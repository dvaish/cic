==> flow/design.v <==
module comb #(
    parameter M=1,
    parameter N=2,
    parameter BITS=10
) (
    input clk, 
    input rst, 
    input [BITS-1:0] stream_in, 
    input valid,
    output [BITS-1:0] stream_out, 
    output ready
);
    wire [BITS-1:0] data [M:0];
    wire handshake [M:0];
    genvar m;
    generate
        for (m = 0; m < M; m = m + 1) begin
            differentiator #(
                .N(N), 
                .BITS(BITS)
            ) dt (
                .clk(clk), 
                .rst(rst), 
                .stream_in(data[m]),
                .valid(handshake[m]),
                .stream_out(data[m + 1]),
                .ready(handshake[m + 1])
            );
        end
    endgenerate
    assign data[0] = stream_in;
    assign handshake[0] = valid;
    assign stream_out = data[M];
    assign ready = handshake[M];
endmodule
module differentiator #(
    parameter N=2, 
    parameter BITS=10
) (
    input clk, 
    input rst, 
    input [BITS-1:0] stream_in, 
    input valid,
    output reg [BITS-1:0] stream_out, 
    output reg ready
);
    localparam N_BITS = $clog2(N);
    integer i;
    reg [BITS-1:0] buffer [N-1:0];
    reg [BITS-1:0] value;
    reg [N_BITS-1:0] pointer;
    always @(posedge clk) begin
        if (rst) begin
            stream_out <= 0;
            pointer <= 0;
            ready <= 0;
            for (i = 0; i < N; i = i + 1) begin
                buffer[i] <= 0;
            end
        end else if (valid) begin
            value = stream_in - buffer[pointer];
            stream_out <= value[BITS-1:N_BITS];
            buffer[pointer] <= stream_in;
            pointer <= pointer + 1 == N ? 0 : pointer + 1;
            ready <= 1;
        end else begin
            ready <= 0;
        end
    end
endmodule
# From RTL to reports: comb
# Tool output for the design above, in the order of the flow.
# Line numbers count from 1 in the design file above.
# Library cell names are shortened.
# Not given: --
dict set report setup {
  top_module {comb}
  clk_port {clk}
  cell_library {sky130hd}
  pvt_corner {tt_025C_1v80}
}

# Elaborated design
# Counts by Yosys on the flattened word-level netlist (proc, flatten, opt, wreduce). Print and check cells are left out. Cells with the same type and inputs are merged into one.
# Memory sizes are those after Yosys's memory passes, which may raise the word count (mostly to a power of two), join words into wider ones and drop unused or constant bits.
dict set report word_totals {
  in_bits 13
  reg_bits 11
  output_inout_bits 11
  mem_count 1
  wordCells 17
  mem_bits_rw 20
}
dict set report classes {
  eq_ne 1
  mux 10
  n_addsub 2
}
# name words width line_no
set mem_list {}
lappend mem_list {genblk1[0].dt.buffer 2 10 49} ;# reg [BITS-1:0] buffer [N-1:0];
# cell count
set op_table {}
lappend op_table {{two-way mux 10 bit} 2}
lappend op_table {{subtractor 10 bit} 1}
lappend op_table {{two-way mux 1 bit} 8}
lappend op_table {{adder 1 x 1 -> 2 bit with constant B} 1}
lappend op_table {{== test 2 bit with constant B} 1}

# Logic depth
# Depth = most cells in a row (Yosys ltp): at word level without a register or memory, in the mapped netlist without a sequential cell, where the memories' decode and read muxes count.
dict set report logic_depth {
  depth_word 5
  ABC_AREA 0
  depth_mapped 9
}

# Netlist
# Source: synth_stat.txt of the flow (Yosys; design flattened, memories mapped). It holds for the ABC_AREA given above (unset counts as 0); a run with the other value may have another netlist.
# type count
set types {}
lappend types {edfxtp_1 20}
lappend types {dfxtp_1 12}
lappend types {and3_1 20}
lappend types {mux2i_1 12}
lappend types {ha_1 8}
lappend types {nor2_1 11}
lappend types {a21o_1 5}
lappend types {xnor2_1 4}
lappend types {clkbuf_1 9}
lappend types {a21oi_1 5}
lappend types {nand2_1 6}
lappend types {nor3b_1 3}
lappend types {a211oi_4 1}
lappend types {fa_1 1}
lappend types {nand3_1 4}
lappend types {xor2_1 2}
lappend types {a311oi_2 1}
lappend types {inv_1 4}
# Other cell types: 20; their cells: 27.
dict set report mapped {
  seq_area_um2 840.8
  mapped_cells 155
  synth_area_um2 1714.1
  ffs 32
  buf_cells 11
}
# The figures by module come from a second, unflattened synthesis with its own total; it is not the netlist above.
dict set report unflattened {
  cells_unflattened 154
  hier_area_um2 1716.6
}
# Rows give one instance, submodules left out.
# mod n_inst mod_area_um2 cells
set by_module {}
lappend by_module {differentiator 1 1716.6 154}
lappend by_module {comb 1 0.0 0}

# Timing after synthesis
# OpenSTA on the mapped netlist: ideal clock, no wires. The path of least setup slack (recovery checks aside). Input and output delay are each 20% of the period. Register names are those of the netlist, which keeps one name where synthesis merged equal registers.
dict set report synth_path {
  kind {input to register}
  from {in stream_in[0]}
  to {reg genblk1[0].dt.stream_out[7]}
  path_stages 7
  required_time_ns 4.418
  t_first_pin_ns 0.896
  setup_ns 0.062
  arrival_time_ns 2.468
  delay_ns 1.634
  period_ns 4.48
  in_delay_ns 0.896
  setup_slack_ns 1.951
  synth_period_reached_ns 2.529
}
# "delay_ns" is the arrival time less input delay plus setup time.
# "path_stages" counts driving pins, that of a launching flip-flop among them; a cell with two outputs on the path counts twice.
# "synth_period_reached_ns" is the clock period less the worst setup slack; recovery checks do not enter. This is arithmetic on one report: input and output delays are still those of the set period (20% each).
# The rows between start and end are the longest chain of elaborated cells between them; the timing report does not say that the signal goes this way. Where chains are equally long, one stands for them.
# A line is the first line of the expression or statement that the cell stems from. Yosys adds cells for indexed reads and writes and turns some case tables into memories.
dict set report synth_via {
  cell_sequence {or2b_1 > fa_1 > a21o_1 > a31oi_1 > o21ai_0 > a2111o_1 > nand3_1}
  elab_chain_cells 1
  cone_cells 1
  cone_lines 1
  classes_between {add/sub (1)}
}
# element line_no
set synth_rtl {}
lappend synth_rtl {{start, declared} 8} ;# input [BITS-1:0] stream_in,
lappend synth_rtl {{subtractor 10 bit} 61} ;# value = stream_in - buffer[pointer];
lappend synth_rtl {{end, assigned} 54} ;# stream_out <= 0;
lappend synth_rtl {{end, assigned} 62} ;# stream_out <= value[BITS-1:N_BITS];
lappend synth_rtl {{end, declared} 44} ;# output reg [BITS-1:0] stream_out,

# Path in the finished layout
# Path of least setup slack in the final report of run 1 (OpenROAD, finished layout, wires in). Where an end is a register, its clock arrival counts in the times.
dict set report layout_path {
  kind {input to register}
  from {in stream_in[0]}
  to {reg genblk1[0].dt.stream_out[7]}
  setup_ns 0.06
  setup_slack_ns 0.59
  required_time_ns 3.42
  arrival_time_ns 2.83
  in_delay_ns 0.64
  t_first_pin_ns 0.64
  period_ns 3.2
  path_stages 8
}
# The rows between start and end are the longest chain of elaborated cells between them; the timing report does not say that the signal goes this way. Where chains are equally long, one stands for them.
dict set report layout_via {
  cell_sequence {clkdlybuf4s50_1 > or2b_1 > fa_1 > a21o_1 > a31oi_1 > o21ai_0 > a2111o_1 > nand3_1}
  elab_chain_cells 1
  cone_cells 1
  cone_lines 1
  classes_between {add/sub (1)}
}
# element line_no
set layout_rtl {}
lappend layout_rtl {{start, declared} 8} ;# input [BITS-1:0] stream_in,
lappend layout_rtl {{subtractor 10 bit} 61} ;# value = stream_in - buffer[pointer];
lappend layout_rtl {{end, assigned} 54} ;# stream_out <= 0;
lappend layout_rtl {{end, assigned} 62} ;# stream_out <= value[BITS-1:N_BITS];
lappend layout_rtl {{end, declared} 44} ;# output reg [BITS-1:0] stream_out,

# Flow runs of comb

Flow measurements of comb on sky130hd: 2 stored runs with different settings, listed in no order. Input and output delays are each 20% of the period that was set; the output load is 0.01 pF.
"timing.achieved_period_ns" means the clock period less the worst setup slack. The figure is calculated, with input and output delays left at 20% of the set period.
"worst_path_allowed_less_slack_ns": the worst setup path's part of the clock period (all of it between registers, 20% less for each end at a port) less its slack. A launch clock that arrives late makes it longer, a capture clock that arrives late makes it shorter.

# run 1
==> flow/run.sh <==
#!/bin/bash
# the make line also repeats the synthesis and layout settings of config.mk as NAME=value (left out here)
make -C /OpenROAD-flow-scripts/flow DESIGN_CONFIG=/design/flow/config.mk WORK_HOME=/design/flow/orfs CLKGATE_MAP_FILE= finish
==> flow/config.mk <==
export PLATFORM = sky130hd
export DESIGN_NAME = comb
export DESIGN_NICKNAME = comb
export VERILOG_FILES = /design/flow/design.v
export SDC_FILE = /design/flow/constraint.sdc
export NUM_CORES = 4
export LEC_CHECK = 0
export CAP_MARGIN = 20
export CELL_PAD_IN_SITES_DETAIL_PLACEMENT = 1
export CELL_PAD_IN_SITES_GLOBAL_PLACEMENT = 2
export CORE_MARGIN = 6
export CORE_UTILIZATION = 45
export GPL_ROUTABILITY_DRIVEN = 1
export GPL_TIMING_DRIVEN = 1
export SLEW_MARGIN = 20
==> flow/constraint.sdc <==
create_clock -name core_clock -period 3.2 [get_ports {clk}]
set_input_delay 0.6400 -clock core_clock [delete_from_list [all_inputs] [get_ports {clk}]]
set_output_delay 0.6400 -clock core_clock [all_outputs]
set_load 0.01 [all_outputs]

==> run 1: results <==
yosys.chip_area_um2=1714.1
design_die_area_um2=5434.6
post_route_stdcell_area_um2=2043.2
utilization_pct=58.5
fin_ws_ns=0.589
setup_tns_ns=0.000
fin_hold_ws_ns=0.505
timing.achieved_period_ns=2.611
worst_path_allowed_less_slack_ns=1.97
critical_path_type="input to register"

# run 2
==> flow/run.sh <==
#!/bin/bash
# the make line also repeats the synthesis and layout settings of config.mk as NAME=value (left out here)
make -C /OpenROAD-flow-scripts/flow DESIGN_CONFIG=/design/flow/config.mk WORK_HOME=/design/flow/orfs CLKGATE_MAP_FILE= finish
==> flow/config.mk <==
export PLATFORM = sky130hd
export DESIGN_NAME = comb
export DESIGN_NICKNAME = comb
export VERILOG_FILES = /design/flow/design.v
export SDC_FILE = /design/flow/constraint.sdc
export NUM_CORES = 4
export LEC_CHECK = 0
export ABC_AREA = 0
export CAP_MARGIN = 20
export CORE_MARGIN = 2
export CORE_UTILIZATION = 54
export CTS_CLUSTER_DIAMETER = 45
export GPL_TIMING_DRIVEN = 1
export HOLD_SLACK_MARGIN = -0.08
export MAX_ROUTING_LAYER = met4
export SETUP_SLACK_MARGIN = 0.23
export SLEW_MARGIN = 20
==> flow/constraint.sdc <==
create_clock -name core_clock -period 3.51 [get_ports {clk}]
set_input_delay 0.7020 -clock core_clock [delete_from_list [all_inputs] [get_ports {clk}]]
set_output_delay 0.7020 -clock core_clock [all_outputs]
set_load 0.01 [all_outputs]

==> run 2: results <==
yosys.chip_area_um2=1714.1
design_die_area_um2=3640.9
post_route_stdcell_area_um2=2030.7
utilization_pct=67.1
fin_ws_ns=0.901
setup_tns_ns=0.000
fin_hold_ws_ns=0.495
timing.achieved_period_ns=2.609
worst_path_allowed_less_slack_ns=1.91
critical_path_type="input to register"
